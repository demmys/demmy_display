==> flow/design.v <==
`timescale 1ns / 1ps
module demmy_disp # (
    parameter TRUE = 1'b1,
    parameter FALSE = 1'b0,
    parameter SENTENCE_LENGTH = 6'd14,
    parameter [SENTENCE_LENGTH*8-1:0] SENTENCE = "Demmy's desk!!",
    parameter CHAR_WRITE_STATE = 8'h09,
    parameter DISPLAY_SHIFT_STATE = 8'h0a,
    parameter STOP_AND_SHOW_STATE = 8'h0b,
    parameter NO_WAIT = 32'd1,
    parameter FPGA_CONFIG_WAIT = 32'd750000,
    parameter LCD_COMMAND_WAIT = 32'd12,
    parameter LCD_CONFIG_WAIT = 32'd2000,
    parameter ENABLE_8BIT_WAIT_1 = 32'd205000 - LCD_CONFIG_WAIT,
    parameter ENABLE_8BIT_WAIT_2 = 32'd5000 - LCD_CONFIG_WAIT,
    parameter LCD_PREPARE_WAIT = 32'd82000,
    parameter STOP_AND_SHOW_WAIT = 32'd25000000,
    parameter ENABLE_8BIT_CMD = 8'h38,
    parameter FUNCTION_SET_CMD = 8'h38,
    parameter ENTRY_MODE_CMD = 8'h07,
    parameter DISPLAY_CONTROL_CMD = 8'h0c,
    parameter DISPLAY_CLEAR_CMD = 8'h01,
    parameter SET_DD_RAM_ADDRESS = 8'h80,
    parameter CURSOR_AND_DISPLAY_SHIFT = 8'h18
) (
    input CLOCK_50MHZ,
    input BUTTON_SOUTH,
    output [7:0] LCD_DATA_BIT,
    output LCD_ENABLE,
    output LCD_REGISTER_SELECT,
    output LCD_READ_WRITE
);
reg [7:0] lcd_db;
assign LCD_DATA_BIT = lcd_db;
reg lcd_e;
assign LCD_ENABLE = lcd_e;
reg lcd_rs;
assign LCD_REGISTER_SELECT = lcd_rs;
reg lcd_rw;
assign LCD_READ_WRITE = lcd_rw;
reg [7:0] state;
reg [1:0] process;
reg [5:0] char_index;
reg [31:0] clock_count;
reg [31:0] wait_time;
function [7:0] state_transition;
    input [7:0] state;
    begin
        case (state)
            CHAR_WRITE_STATE: begin
                if (char_index == SENTENCE_LENGTH - 1)
                    state_transition = DISPLAY_SHIFT_STATE;
                else
                    state_transition = state;
            end
            DISPLAY_SHIFT_STATE:
                state_transition = STOP_AND_SHOW_STATE;
            STOP_AND_SHOW_STATE:
                state_transition = DISPLAY_SHIFT_STATE;
            default:
                state_transition = state + 8'b1;
        endcase
    end
endfunction
function [7:0] get_char;
    input [3:0] char_pointer;
    begin
        if (char_pointer < 0)
            get_char = 8'h00;
        else
            get_char = SENTENCE >> (char_pointer * 8);
    end
endfunction
always @(posedge CLOCK_50MHZ or posedge BUTTON_SOUTH) begin
    if (BUTTON_SOUTH == TRUE) begin
        state <= 8'b0;
        process <= 2'b0;
        char_index <= 6'd0;
        clock_count <= 32'b0;
        lcd_e <= FALSE;
        lcd_rw <= FALSE;
    end else begin
        case (process)
            2'b01: begin
                lcd_e <= TRUE;
                process <= 2'b10;
                clock_count <= 32'b0;
            end
            2'b10: begin
                if (clock_count == LCD_COMMAND_WAIT) begin
                    lcd_e <= FALSE;
                    process <= 2'b11;
                    clock_count <= 32'b0;
                end else clock_count <= clock_count + 32'b1;
            end
            2'b11: begin
                if (clock_count == LCD_CONFIG_WAIT) begin
                    lcd_e <= FALSE;
                    process <= 2'b00;
                    clock_count <= 32'b0;
                end else clock_count <= clock_count + 32'b1;
            end
            default: begin
                if (wait_time > 0 && clock_count == wait_time) begin
                    state <= state_transition(state);
                    lcd_e <= FALSE;
                    process <= state == STOP_AND_SHOW_STATE ? 2'b00 : 2'b01;
                    char_index <= state == CHAR_WRITE_STATE ? char_index + 6'd01 : 3'd0;
                    clock_count <= 32'b0;
                end else clock_count <= clock_count + 32'b1;
            end
        endcase
    end
end
always @(state) begin
    case (state)
        8'h00: begin
            lcd_rs <= FALSE;
            lcd_db <= 8'b0;
            wait_time <= FPGA_CONFIG_WAIT;
        end
        8'h01: begin
            lcd_rs <= FALSE;
            lcd_db <= ENABLE_8BIT_CMD;
            wait_time <= ENABLE_8BIT_WAIT_1;
        end
        8'h02: begin
            lcd_rs <= FALSE;
            lcd_db <= ENABLE_8BIT_CMD;
            wait_time <= ENABLE_8BIT_WAIT_2;
        end
        8'h03: begin
            lcd_rs <= FALSE;
            lcd_db <= ENABLE_8BIT_CMD;
            wait_time <= NO_WAIT;
        end
        8'h04: begin
            lcd_rs <= FALSE;
            lcd_db <= FUNCTION_SET_CMD;
            wait_time <= NO_WAIT;
        end
        8'h05: begin
            lcd_rs <= FALSE;
            lcd_db <= ENTRY_MODE_CMD;
            wait_time <= NO_WAIT;
        end
        8'h06: begin
            lcd_rs <= FALSE;
            lcd_db <= DISPLAY_CONTROL_CMD;
            wait_time <= NO_WAIT;
        end
        8'h07: begin
            lcd_rs <= FALSE;
            lcd_db <= DISPLAY_CLEAR_CMD;
            wait_time <= LCD_PREPARE_WAIT;
        end
        8'h08: begin
            lcd_rs <= FALSE;
            lcd_db <= SET_DD_RAM_ADDRESS | 8'h00;
            wait_time <= NO_WAIT;
        end
        CHAR_WRITE_STATE: begin
            lcd_rs <= TRUE;
            lcd_db <= get_char(SENTENCE_LENGTH - char_index - 6'd1); 
            wait_time <= NO_WAIT;
        end
        DISPLAY_SHIFT_STATE: begin
            lcd_rs <= FALSE;
            lcd_db <= CURSOR_AND_DISPLAY_SHIFT;
            wait_time <= NO_WAIT;
        end
        default: begin
            lcd_rs <= FALSE;
            lcd_db <= 8'hxx;
            wait_time <= STOP_AND_SHOW_WAIT;
        end
    endcase
end
endmodule
# Step by step through the tools: demmy_disp

The steps from the RTL of demmy_disp to its reports follow in flow order.
Lines are those of the file above, counted from 1.
Operators: Yosys type, input widths -> output width; for muxes data width and select width s.
Cell names lack the library's common part.
A cell with n/a has no value.

Top: demmy_disp
Clock port: CLOCK_50MHZ
Cell library: sky130hd
Timing corner: tt_025C_1v80

# Elaborated design

Source: Yosys, flattened and elaborated, memories not mapped. Widths are those after wreduce. Registers that Yosys merges into a memory's read port (data or address) are not register bits. Print and check cells do not count. Equal cells are merged and count once.

Flip-flop bits (word level): 49
Input port bits: 2
Output and inout port bits: 11
Elaborated cells: 64

Add/sub/neg operators: 5
Order comparisons: 2
Equality and inequality tests: 21
Shifts and indexed selects: 1
Mux-type cells: 20
Bitwise operators: 1
Reductions and logical operators: 9

Operator list:

| kind                  | number |
| $pmux 25 s5           | 1 |
| $shr 111x7->8 const A | 1 |
| $pmux 32 s3           | 1 |
| $mux 32               | 3 |
| $pmux 8 s8            | 1 |
| $add 32x1->32 const B | 1 |
| $gt 32x1->1 const B   | 1 |
| $eq 32x11->1 const B  | 1 |
| $eq 32x32->1          | 1 |
| $eq 32x4->1 const B   | 1 |
| $eq 8x3->1 const B    | 4 |
| $eq 8x4->1 const B    | 4 |
| $pmux 8 s3            | 1 |
| $eq 8x2->1 const B    | 2 |
| $mux 8                | 2 |
| $add 8x1->8 const B   | 1 |
| $eq 8x1->1 const B    | 1 |
| $logic_not 8->1       | 1 |
| $reduce_or 7->1       | 1 |
| $ne 2x2->1 const B    | 3 |
| $reduce_and 3->1      | 2 |
| $add 6x1->6 const B   | 1 |
| $eq 6x4->1 const B    | 1 |
| $pmux 2 s3            | 1 |
| $mux 6                | 1 |
| $mux 2                | 3 |
| $mux 1                | 5 |
| $eq 2x2->1 const B    | 2 |

Other operator kinds: 11; their cells: 11.

# Logic depth

Depth = most cells in a row (Yosys ltp): at word level without a register or memory, in the mapped netlist without a sequential cell, where the memories' decode and read muxes count.

Word-level depth: 7
ABC_AREA: 1
Depth in mapped cells: 19
Mapped depth without buffers: 19

# Synthesis result

Source: synth_stat.txt of the flow (Yosys; design flattened, memories mapped). It holds for the ABC_AREA given above (unset counts as 0); a run with the other value may have another netlist.

Cells in the netlist: 627
Mapped area: 0.0042278 mm^2
Area of sequential cells: 0.0012775 mm^2
Flip-flop cells: 51
Buffer cells: 19

Cell types:

| cell    | number | area in all (um^2) |
| dfrtp_1 | 50     | 1251.2 |
| nand2_1 | 147    | 551.779 |
| inv_1   | 82     | 307.795 |
| nand3_1 | 61     | 305.293 |
| xor2_1  | 30     | 262.752 |
| nor2_1  | 69     | 258.998 |
| a21oi_1 | 36     | 180.173 |
| ha_1    | 13     | 162.656 |
| nand4_1 | 19     | 118.864 |
| o21ai_0 | 19     | 95.091 |
| nor3_1  | 15     | 75.072 |
| nor4_1  | 12     | 75.072 |
| buf_6   | 5      | 56.304 |
| nor2_4  | 4      | 45.043 |
| nor2_2  | 7      | 43.792 |
| xnor2_1 | 5      | 43.792 |
| a21oi_2 | 4      | 35.034 |
| or2_2   | 5      | 31.28 |

Not listed: further types 22, cells in them 44.

# Path before layout

Source: OpenSTA report_checks on the synthesized netlist (no wires, ideal clock, input and output delay 20% of the period each), path of least setup slack; recovery checks are left aside. Register names are those of the netlist, which keeps one name where synthesis merged equal registers.

Kind: register -> output
From: reg char_index[1]
To: out LCD_DATA_BIT[1]
Period: 3.43 ns
Output delay: 0.686 ns
Launch time at the first pin: 0.000 ns
Data arrival time: 1.677 ns
Required time: 2.744 ns
Slack: 1.067 ns
Delay of the path: 1.677 ns
Driving pins on the path: 6
Path buffers: 1
Synthesis period reached: 2.363 ns

"delay of the path" = arrival - input delay + setup time.
At an output port there is no setup time.
"driving pins on the path" counts driving pins, that of a launching flip-flop among them; a cell with two outputs on the path counts twice.
"synthesis period reached" = period - worst setup slack (recovery checks aside). The figure is calculated, with input and output delays left at 20% of the set period.
The rows between start and end are the longest chain of elaborated cells between them; the timing report does not say that the signal goes this way. Where chains are equally long, one stands for them.
A line is the first line of the expression or statement that the cell stems from. Yosys adds cells for indexed reads and writes and turns some case tables into memories.

Cells stage by stage: dfrtp_1 > inv_1 > ha_1 > clkbuf_1 > a21oi_1 > o41ai_1
Cells in the longest elaborated chain: 5
Elaborated cells on any way between the ends: 6
Source lines of those cells: 4
Those cells by class: add/sub (2); compare (1); shift (1); mux (2)

Ends and longest elaborated chain, after synthesis:

| what            | line | source |
| start, declared | 43   | `reg [5:0] char_index;` |
| start, assigned | 78   | `char_index <= 6'd0;` |
| start, assigned | 108  | `char_index <= state == CHAR_WRITE_STATE ? char_index + 6'd01 : 3'd0;` |
| $sub 4x4->4     | 164  | `lcd_db <= get_char(SENTENCE_LENGTH - char_index - 6'd1);` |
| $sub 4x1->4     | 164  |  |
| $lt 4x1->1      | 68   | `if (char_pointer < 0)` |
| $mux 8          | 68   |  |
| $pmux 8 s8      | 116  | `case (state)` |
| end, declared   | 28   | `output [7:0] LCD_DATA_BIT,` |

# Path in the finished layout

From the final timing report of run A: the path of least setup slack in the routed layout; clock arrival at registers is part of the times.

Kind: register -> register
From: reg state[0]
To: reg clock_count[3]
Period: 2.29 ns
Setup time: 0.12 ns
Launch time at the first pin: 0.30 ns
Data arrival time: 2.89 ns
Required time: 2.48 ns
Slack: -0.41 ns
Driving pins on the path: 19
Path buffers: 3

The rows between start and end are the longest chain of elaborated cells between them; the timing report does not say that the signal goes this way. Where chains are equally long, one stands for them.
A register here has more assigning lines than the two given.

Cells stage by stage: dfrtp_2 > inv_4 > ha_4 > nand3_2 > a21oi_2 > nor2_4 > nand3_4 > buf_6 > nand2_4 > nand2_1 > nand2_1 > nor2_1 > inv_1 > nor2_2 > nand3_2 > nand2_4 > buf_12 > buf_12 > a21oi_4
Cells in the longest elaborated chain: 7
Elaborated cells on any way between the ends: 18
Those cells by class: compare (1); eq/ne (11); mux (3); reduce/logical (3)

Ends and longest elaborated chain, after layout:

| what              | line | source |
| start, declared   | 41   | `reg [7:0] state;` |
| start, assigned   | 76   | `state <= 8'b0;` |
| start, assigned   | 105  | `state <= state_transition(state);` |
| $eq 8x4->1        | 116  | `case (state)` |
| $reduce_or 7->1   | n/a  |  |
| $pmux 25 s5       | 116  |  |
| $gt 32x1->1       | 104  | `if (wait_time > 0 && clock_count == wait_time) begin` |
| $logic_and 1x1->1 | 104  |  |
| $mux 32           | 104  |  |
| $pmux 32 s3       | 83   | `case (process)` |
| end, assigned     | 94   | `end else clock_count <= clock_count + 32'b1;` |
| end, assigned     | 101  | `end else clock_count <= clock_count + 32'b1;` |
| end, declared     | 44   | `reg [31:0] clock_count;` |

==> results <==
Design demmy_disp on sky130hd. What follows are 2 stored runs of the flow, each under its own settings; their order means nothing. The constraints put input and output delay at 20% of the set period each and load the outputs with 0.01 pF.
"clock period achieved" means the clock period less the worst setup slack. The figure is calculated, with input and output delays left at 20% of the set period.
"time of the worst setup path": the worst setup path's part of the clock period (all of it between registers, 20% less for each end at a port) less its slack. A launch clock that arrives late makes it longer, a capture clock that arrives late makes it shorter.
"total power of the final layout" rests on the timing tool's default activity at the inputs, not on a simulated workload.
Settings: . = not set for that run.

| setting or result                       | run A                | run B              |
| period_ns                               | 2.29                 | 3.89               |
| CORE_UTILIZATION                        | 24                   | 54                 |
| SETUP_SLACK_MARGIN                      | 0.47                 | 0.16               |
| PLACE_DENSITY_LB_ADDON                  | 0.09                 | .                  |
| CORE_ASPECT_RATIO                       | 1.11                 | .                  |
| CELL_PAD_IN_SITES_DETAIL_PLACEMENT      | 1                    | 0                  |
| ABC_AREA                                | 1                    | 1                  |
| CTS_CLUSTER_SIZE                        | 65                   | .                  |
| MIN_ROUTING_LAYER                       | met2                 | .                  |
| CAP_MARGIN                              | 20                   | 20                 |
| CORE_MARGIN                             | 2                    | 10                 |
| SLEW_MARGIN                             | 20                   | 20                 |
| HOLD_SLACK_MARGIN                       | .                    | 0.03               |
| GPL_TIMING_DRIVEN                       | .                    | 0                  |
| CTS_CLUSTER_DIAMETER                    | .                    | 324                |
| MAX_ROUTING_LAYER                       | .                    | met5               |
| total negative slack (ns)               | -17.833              | 0.000              |
| setup slack of the critical path (ns)   | -0.410               | 0.460              |
| total power of the final layout (W)     | 0.001857             | 0.0009472          |
| clock period achieved (ns)              | 2.700                | 3.430              |
| mapped cell area after synthesis (mm^2) | 0.0042278            | 0.0042278          |
| overall die area (mm^2)                 | 0.018695             | 0.011769           |
| time of the worst setup path (ns)       | 2.70                 | 2.65               |
| critical path type                      | register -> register | register -> output |
| std-cell area (final layout) (mm^2)     | 0.0069729            | 0.0046069          |
| smallest hold slack (ns)                | 0.481                | 0.488              |
| utilization of the finished layout (%)  | 40.0                 | 59.9               |
